==> flow/design.v <==
module Controller(Zero, SignBit, Op, F3, F7, PcEn, AdrSrc, MemWrite, IrWrite, RegWrite, Immsrc, AluSrcA, AluSrcB, AluIn, ResultSrc, RDS, clk, rst);
    parameter ADD_I_3 = 3'b0;
    parameter XOR_I_3 = 3'b100;
    parameter OR_I_3 = 3'b110;
    parameter SLT_I_3 = 3'b010;
    parameter LU_I_OP =7'b0110111;
    parameter B_TYPE_OP = 7'b1100011;
    parameter SW_OP =7'b0100011;
    parameter JALR_OP =7'b1100111;
    parameter R_TYPE_OP = 7'b0110011;
    parameter I_TYPE_ARITHMATIC_OP = 7'b0010011;
    parameter LW_OP = 7'b0000011;
    parameter JAL_OP =7'b1101111;
    parameter SLT_7 = 7'b0;
    parameter SLT_3 = 3'b010;
    parameter InstructionFetch = 4'b0;
    parameter InstructionDecode = 4'b0001;
    parameter EXECUTION_R = 4'b0010;
    parameter EXECUTION_L = 4'b0011;
    parameter EXECUTION_S = 4'b0100;
    parameter EXECUTION_I = 4'b0101;
    parameter EXECUTION_J = 4'b0110;
    parameter EXECUTION_B = 4'b0111;
    parameter MEMORY_ACCESS_L = 4'b1000;
    parameter MEMORY_ACCESS_S = 4'b1001;
    parameter WRITE_BACK_R = 4'b1010;
    parameter WRITE_BACK_L = 4'b1011;
    parameter WRITE_BACK_I = 4'b1100;
    parameter WRITE_BACK_J = 4'b1101;
    parameter WRITE_BACK_U = 4'b1110;
    parameter BUG = 4'b1111;
    input Zero, SignBit, clk, rst;
    input[6:0] Op,F7;
    input[2:0] F3;
    output reg AdrSrc, MemWrite, IrWrite, RegWrite;
    output PcEn;
    output reg[2:0] Immsrc;
    output[2:0] AluIn;
    output reg[1:0] ResultSrc, AluSrcA, AluSrcB, RDS;
    reg[2:0] AluOp;
    reg[3:0] ns, ps;
    reg PcUpdate;
    wire IsIType, IsJalr, IsSlt, IsSltI;
    assign IsSlt = Op == R_TYPE_OP & F3 == SLT_3 & F7 == SLT_7;
    assign IsSltI = (Op == I_TYPE_ARITHMATIC_OP & F3 == SLT_I_3);
    assign IsJalr = Op == JALR_OP;
    assign IsIType = Op == LW_OP | Op == I_TYPE_ARITHMATIC_OP | IsJalr;
    always @(posedge clk, posedge rst) begin
        if(rst)
            ps <= InstructionFetch;
        else
            ps <= ns;
    end
    always @(ps, Op, IsJalr) begin
        ns = BUG;
        case (ps)
            BUG: ns = BUG;
            InstructionFetch: ns <= InstructionDecode;
            InstructionDecode: ns <= Op == R_TYPE_OP ? EXECUTION_R : 
                                Op == LW_OP ? EXECUTION_L :
                                Op == SW_OP ? EXECUTION_S :
                                Op == I_TYPE_ARITHMATIC_OP ? EXECUTION_I :
                                Op == B_TYPE_OP ? EXECUTION_B :
                                Op == LU_I_OP ? WRITE_BACK_U :
                                Op == JAL_OP | IsJalr ? EXECUTION_J : BUG;
            EXECUTION_B: ns <= InstructionFetch;
            EXECUTION_R: ns <= WRITE_BACK_R;
            EXECUTION_I: ns <= WRITE_BACK_I;
            EXECUTION_J: ns <= WRITE_BACK_J;
            EXECUTION_L: ns <= MEMORY_ACCESS_L;
            EXECUTION_S: ns <= MEMORY_ACCESS_S;
            WRITE_BACK_R: ns <= InstructionFetch;
            WRITE_BACK_I: ns <= InstructionFetch;
            WRITE_BACK_J: ns <= InstructionFetch;
            WRITE_BACK_L: ns <= InstructionFetch;
            WRITE_BACK_U: ns <= InstructionFetch;
            MEMORY_ACCESS_L: ns <= WRITE_BACK_L;
            MEMORY_ACCESS_S: ns <= InstructionFetch;
        endcase
    end
    always @(ps, Op, IsIType, F3, IsJalr, IsSltI, IsSlt) begin
        {AdrSrc, MemWrite, IrWrite, RegWrite, RDS, AluOp, Immsrc, ResultSrc, AluSrcA, AluSrcB, PcUpdate} = 18'b0;
        case (ps)
        InstructionFetch: begin
            IrWrite <= 1'b1;
            AluSrcB <= 2'b10;
            ResultSrc <= 2'b10;
            PcUpdate <= 1'b1;
        end
        InstructionDecode: begin
            AluSrcA <= 2'b01;
            AluSrcB <= 2'b01;
            Immsrc <= 3'b010;
        end
        EXECUTION_R: begin
            AluSrcA = 2'b10;
            AluOp = 3'b010;
        end
        EXECUTION_L: begin
            AluSrcA = 2'b10;
            AluSrcB = 2'b01;
        end
        EXECUTION_S: begin
            AluSrcA = 2'b10;
            AluSrcB = 2'b01;
            Immsrc = 3'b001;
        end
        EXECUTION_I: begin
            AluSrcA = 2'b10;
            AluSrcB = 2'b01;
        end
        EXECUTION_B: begin
            AluSrcA = 2'b10;
            AluOp = 3'b001;
        end
        EXECUTION_J: begin
            AluSrcA = 2'b01;
            AluSrcB = 2'b10;
        end
        WRITE_BACK_R: begin
            RegWrite = 1'b1;
            ResultSrc = IsSlt ? 2'b11 : 2'b0;
        end
        WRITE_BACK_I: begin
            RegWrite = 1'b1;
            ResultSrc = IsSltI ? 2'b11 : 2'b0;
        end
        WRITE_BACK_U: begin
            Immsrc = 3'b100;
            RegWrite = 1'b1;
            RDS = 2'b01;
        end
        WRITE_BACK_L: begin
            RegWrite = 1'b1;
            ResultSrc = 2'b01;
        end
        WRITE_BACK_J: begin
            AluSrcA = IsJalr ? 2'b10 : 2'b01;
            PcUpdate = 1'b1;
            RDS = 2'b10;
            AluSrcB = 2'b01;
            RegWrite = 1'b1;
            ResultSrc = 2'b10;
            Immsrc = IsJalr ? 3'b0 : 3'b011;
        end
        MEMORY_ACCESS_L: begin
            AdrSrc = 1'b1;
        end
        MEMORY_ACCESS_S: begin
            MemWrite = 1'b1;
            AdrSrc = 1'b1;
        end
       endcase 
    end
    PcController PC(.PcUpdate(PcUpdate),.BrOp(F3),.Zero(Zero),.SignBit(SignBit),.PcEn(PcEn));
    AluController AC(.AluOp(AluOp),.F3(F3),.F7(F7),.AluIn(AluIn));
endmodule
module PcController(PcUpdate, BrOp, Zero, SignBit, PcEn);
    parameter BEQ_3 = 3'b0;
    parameter BNE_3 = 3'b001;
    parameter BGE_3 = 3'b101;
    parameter BLT_3 = 3'b100;
    input SignBit, Zero, PcUpdate;
    input[2:0] BrOp;
    output PcEn;
    assign PcEn = PcUpdate | (BrOp == BEQ_3 & Zero) | (BrOp == BNE_3 & ~Zero) | (BrOp == BLT_3 & SignBit) | (BrOp == BGE_3 & ~SignBit);
endmodule
module AluController (AluOp, F3, F7, AluIn);
    parameter ADD_3 = 3'b000;
    parameter SUB_3 = 3'b000;
    parameter AND_3 = 3'b111;
    parameter OR_3 = 3'b110;
    parameter SLT_3 = 3'b010;
    parameter ADD_7 = 7'b0;
    parameter SUB_7 = 7'b0100000;
    parameter AND_7 = 7'b0;
    parameter OR_7 = 7'b0;
    parameter SLT_7 = 7'b0;
    parameter ADD = 3'b000;
    parameter SUB = 3'b001;
    parameter AND = 3'b010;
    parameter OR = 3'b011;
    parameter XOR = 3'b100;
    parameter ADD_I_3 = 3'b0;
    parameter XOR_I_3 = 3'b100;
    parameter OR_I_3 = 3'b110;
    parameter SLT_I_3 = 3'b010;
    input[2:0] F3;
    input[6:0] F7;
    input[2:0] AluOp;
    output[2:0] AluIn;
    assign AluIn = AluOp == 3'b0 ? ADD : AluOp == 3'b001 ? SUB : AluOp == 3'b010 ?
            ((F3 == ADD_3 & F7 == ADD_7) ? ADD :
            (F3 == SUB_3 & F7 == SUB_7) ? SUB :
            (F3 == AND_3 & F7 == AND_7) ? AND :
            (F3 == OR_3 & F7 == OR_7) ? OR :
            (F3 == SLT_3 & F7 == SLT_7) ? SUB : 3'b111) :
            AluOp == 3'b100 ? ((F3 == XOR_I_3) ? XOR : (F3 == OR_I_3) ? OR :
            (F3 == ADD_I_3) ? ADD : (F3 == SLT_I_3) ? SUB : 3'b111) : 3'b111;
endmodule
== Reports on Controller ==
The steps from the RTL of Controller to its reports follow in flow order.
Line numbers count from 1 in the design file above.
Operators carry their Yosys type and port widths (W data, S select, Z words).
Not given: -
Inputs
  design top: Controller
  clock port: clk
  library: sky130hd
  library corner: tt_025C_1v80

== Word level ==
Yosys after proc, flatten, opt, wreduce and memory -nomap, before mapping. Enables and synchronous resets that opt folds into registers are not counted as muxes. Memory bits, and registers merged into a memory's read port (data or address), are not among the register bits. Print and check cells are not counted. Equal cells are merged and count once.
Storage and ports
  bits in registers: 4
  input port bits: 21
  output and inout port bits: 19
Cells by class
  eq/ne operators: 33
  mux-type cells: 36
  bitwise gates (word level): 19
  reduce/logical cells: 12
Operators by type and width (count)
  $pmux W4 S10: 1
  $mux W3: 13
  $eq A4 B4 Y1 const B: 8
  $eq A7 B6 Y1 const B: 4
  $mux W4: 7
  $eq A7 B7 Y1 const B: 3
  $eq A4 B3 Y1 const B: 4
  $reduce_or A5 Y1: 3
  $and A1 B1 Y1: 12
  $eq A3 B3 Y1 const B: 4
  $pmux W3 S4: 1
  $pmux W2 S2: 3
  $reduce_or A2 Y1: 4
  $eq A4 B2 Y1 const B: 2
  $pmux W2 S4: 1
  $mux W2: 4
  $eq A7 B2 Y1 const B: 1
  $eq A7 B5 Y1 const B: 1
  $logic_not A7 Y1: 1
  $reduce_or A7 Y1: 1
  $logic_not A3 Y1: 2
  $pmux W2 S3: 1
  $or A1 B1 Y1: 5
  $mux W1: 5
  $eq A4 B1 Y1 const B: 1
  $logic_not A4 Y1: 1
  $eq A2 B3 Y1 const B: 1
  $eq A3 B1 Y1 const B: 1
Not listed: further kinds 4, cells in them 5.

== Logic depth ==
Yosys ltp: most cells in a row. Word level: on the elaborated netlist, between registers, memories and ports. Mapped: between sequential cells and ports; inverters and the memories' decode and read muxes count.
Depth
  word-level depth: 10
  ABC_AREA: 0
  gate-level depth with buffers: 3
  gate-level depth less buffers: 3

== Netlist ==
Source: synth_stat.txt of the flow (Yosys; design flattened, memories mapped). It holds for the ABC_AREA given above (unset counts as 0); a run with the other value may have another netlist.
Synthesis totals
  cell count: 74
  mapped area: 743.2 µm²
  area of sequential cells: 376.6 µm²
  flip-flop cells: 15
  buffers: 3
Cell types
  sky130_fd_sc_hd__dfrtp_1: count 14, total area 350.336 µm²
  sky130_fd_sc_hd__nor2_1: count 8, total area 30.029 µm²
  sky130_fd_sc_hd__nor3_1: count 6, total area 30.029 µm²
  sky130_fd_sc_hd__dfstp_2: count 1, total area 26.275 µm²
  sky130_fd_sc_hd__nand2_1: count 5, total area 18.768 µm²
  sky130_fd_sc_hd__or3_1: count 3, total area 18.768 µm²
  sky130_fd_sc_hd__a22oi_1: count 2, total area 15.014 µm²
  sky130_fd_sc_hd__nand4b_2: count 1, total area 15.014 µm²
  sky130_fd_sc_hd__or2b_1: count 2, total area 15.014 µm²
  sky130_fd_sc_hd__and4bb_2: count 1, total area 12.512 µm²
  sky130_fd_sc_hd__nand4_1: count 2, total area 12.512 µm²
  sky130_fd_sc_hd__nor4_2: count 1, total area 12.512 µm²
  sky130_fd_sc_hd__or2_2: count 2, total area 12.512 µm²
  sky130_fd_sc_hd__a2111o_1: count 1, total area 11.261 µm²
  sky130_fd_sc_hd__clkbuf_1: count 3, total area 11.261 µm²
  sky130_fd_sc_hd__a21oi_1: count 2, total area 10.01 µm²
  sky130_fd_sc_hd__mux2i_1: count 1, total area 10.01 µm²
  sky130_fd_sc_hd__nand3_1: count 2, total area 10.01 µm²
Other cell types: 16; their cells: 17.
The figures by module come from a second, unflattened synthesis with its own total; it is not the netlist above.
Second synthesis, totals
  cell total of the unflattened synthesis: 85
  area total of the unflattened synthesis: 822.0 µm²
Rows give one instance, submodules left out.
By module
  Controller: instances 1, cells 63, area 661.9 µm², sequential area 376.6 µm²
  AluController: instances 1, cells 19, area 133.9 µm², sequential area 0.0 µm²
  PcController: instances 1, cells 3, area 26.3 µm², sequential area 0.0 µm²

== Path before layout ==
OpenSTA on the mapped netlist: ideal clock, no wires. The path of least setup slack (recovery checks aside). Input and output delay are each 20% of the period. Register names are those of the netlist, which keeps one name where synthesis merged equal registers.
Timing after synthesis
  path type: reg2out
  start: reg ps
  end: out AluSrcA[1]
  clock period: 1390 ps
  output delay: 278 ps
  time at the first pin: 0 ps
  arrival: 1143 ps
  data required time: 1112 ps
  slack: -31 ps
  path delay: 1143 ps
  stages on the path: 3
  buffers on the path: 0
  synthesis period reached: 1421 ps
"path delay" = arrival - input delay + setup time.
A path that ends at an output port has no setup time.
"stages on the path" counts driving pins, that of a launching flip-flop among them; a cell with two outputs on the path counts twice.
"synthesis period reached" = period - worst setup slack (recovery checks aside). The figure is calculated, with input and output delays left at 20% of the set period.
Where an end lacks its bit number, it is one bit of the signal, or one of the new flip-flops if synthesis recoded a state register.
Between the ends stands the longest chain of elaborated cells between them, by number of cells; it is not shown to be the way that was timed. Of several equally long chains one is given.
Each line given opens the expression or statement behind the cell; cells for indexed reads and writes are added by Yosys, which also makes memories of some case tables.
Between the ends, after synthesis
  cell sequence: sky130_fd_sc_hd__dfrtp_1 > sky130_fd_sc_hd__or3_1 > sky130_fd_sc_hd__a2111o_1
  length of the longest elaborated chain: 3
Ends and longest elaborated chain, after synthesis
  from (decl): line 41  | reg[3:0] ns, ps;
  from (assign): line 50  | ps <= InstructionFetch;
  from (assign): line 52  | ps <= ns;
  $eq A4 B3 Y1: line 83  | case (ps)
  $reduce_or A2 Y1
  $pmux W2 S3: line 83
  to (decl): line 39  | output reg[1:0] ResultSrc, AluSrcA, AluSrcB, RDS;

== Worst path after layout ==
From the final timing report of stored run 1: the path of least setup slack in the routed layout; clock arrival at registers is part of the times.
The path's times are printed in steps of 10 ps; the period is the one set.
Timing post-layout
  path type: reg2out
  start: reg ps
  end: out AluSrcB[0]
  clock period: 1580 ps
  output delay: 320 ps
  time at the first pin: 280 ps
  arrival: 1530 ps
  data required time: 1260 ps
  slack: -260 ps
  stages on the path: 4
  buffers on the path: 1
Where an end lacks its bit number, it is one bit of the signal, or one of the new flip-flops if synthesis recoded a state register.
Between the ends, post-layout
  cell sequence: sky130_fd_sc_hd__dfrtp_1 > sky130_fd_sc_hd__or3_4 > sky130_fd_sc_hd__or3_4 > sky130_fd_sc_hd__buf_6
Ends and longest elaborated chain, post-layout
  from (decl): line 41  | reg[3:0] ns, ps;
  from (assign): line 50  | ps <= InstructionFetch;
  from (assign): line 52  | ps <= ns;
  to (decl): line 39  | output reg[1:0] ResultSrc, AluSrcA, AluSrcB, RDS;
No chain of elaborated cells between the ends is given.

Lab notebook: Controller

Flow measurements of Controller on sky130hd: 2 stored runs with different settings, listed in no order. Input and output delays are each 20% of the period that was set; the output load is 0.01 pF.
By "achieved clock period" is meant the clock period of the run minus its worst setup slack. This is arithmetic on one report: input and output delays are still those of the set period (20% each).
"allowed time less slack (worst setup path)" is the time allowed to the run's worst setup path (the clock period less input and output delay, where it has them) less its slack. Clock arrival times count: a late capture clock shortens it, a late launch clock lengthens it.
"allowed time less slack (worst setup path)" is known to 10 ps.

==> stored run 1: settings <==
{ "period_ns": 1.58, "SETUP_SLACK_MARGIN": 0.31, "CAP_MARGIN": 20, "CORE_MARGIN": 2, "CORE_UTILIZATION": 40, "SLEW_MARGIN": 20 }
==> stored run 1: results <==
synthesized cell area: 743.2 µm²
full die area: 2218.9 µm²
area of the standard cells in the finished layout: 1395.1 µm²
lowest setup slack: -265 ps
setup TNS: -1335 ps
achieved clock period: 1845 ps
allowed time less slack (worst setup path): 1530 ps
critical path type: reg2out

==> stored run 2: settings <==
{ "period_ns": 0.878, "CORE_UTILIZATION": 35, "PLACE_DENSITY_LB_ADDON": 0.03, "CORE_ASPECT_RATIO": 0.78, "CORE_MARGIN": 4, "GPL_TIMING_DRIVEN": 1, "GPL_ROUTABILITY_DRIVEN": 1, "CTS_CLUSTER_SIZE": 91, "MAX_ROUTING_LAYER": "met4", "CAP_MARGIN": 20, "SLEW_MARGIN": 20 }
==> stored run 2: results <==
synthesized cell area: 743.2 µm²
full die area: 2930.2 µm²
area of the standard cells in the finished layout: 1681.6 µm²
lowest setup slack: -848 ps
setup TNS: -10807 ps
achieved clock period: 1726 ps
allowed time less slack (worst setup path): 1550 ps
critical path type: reg2out
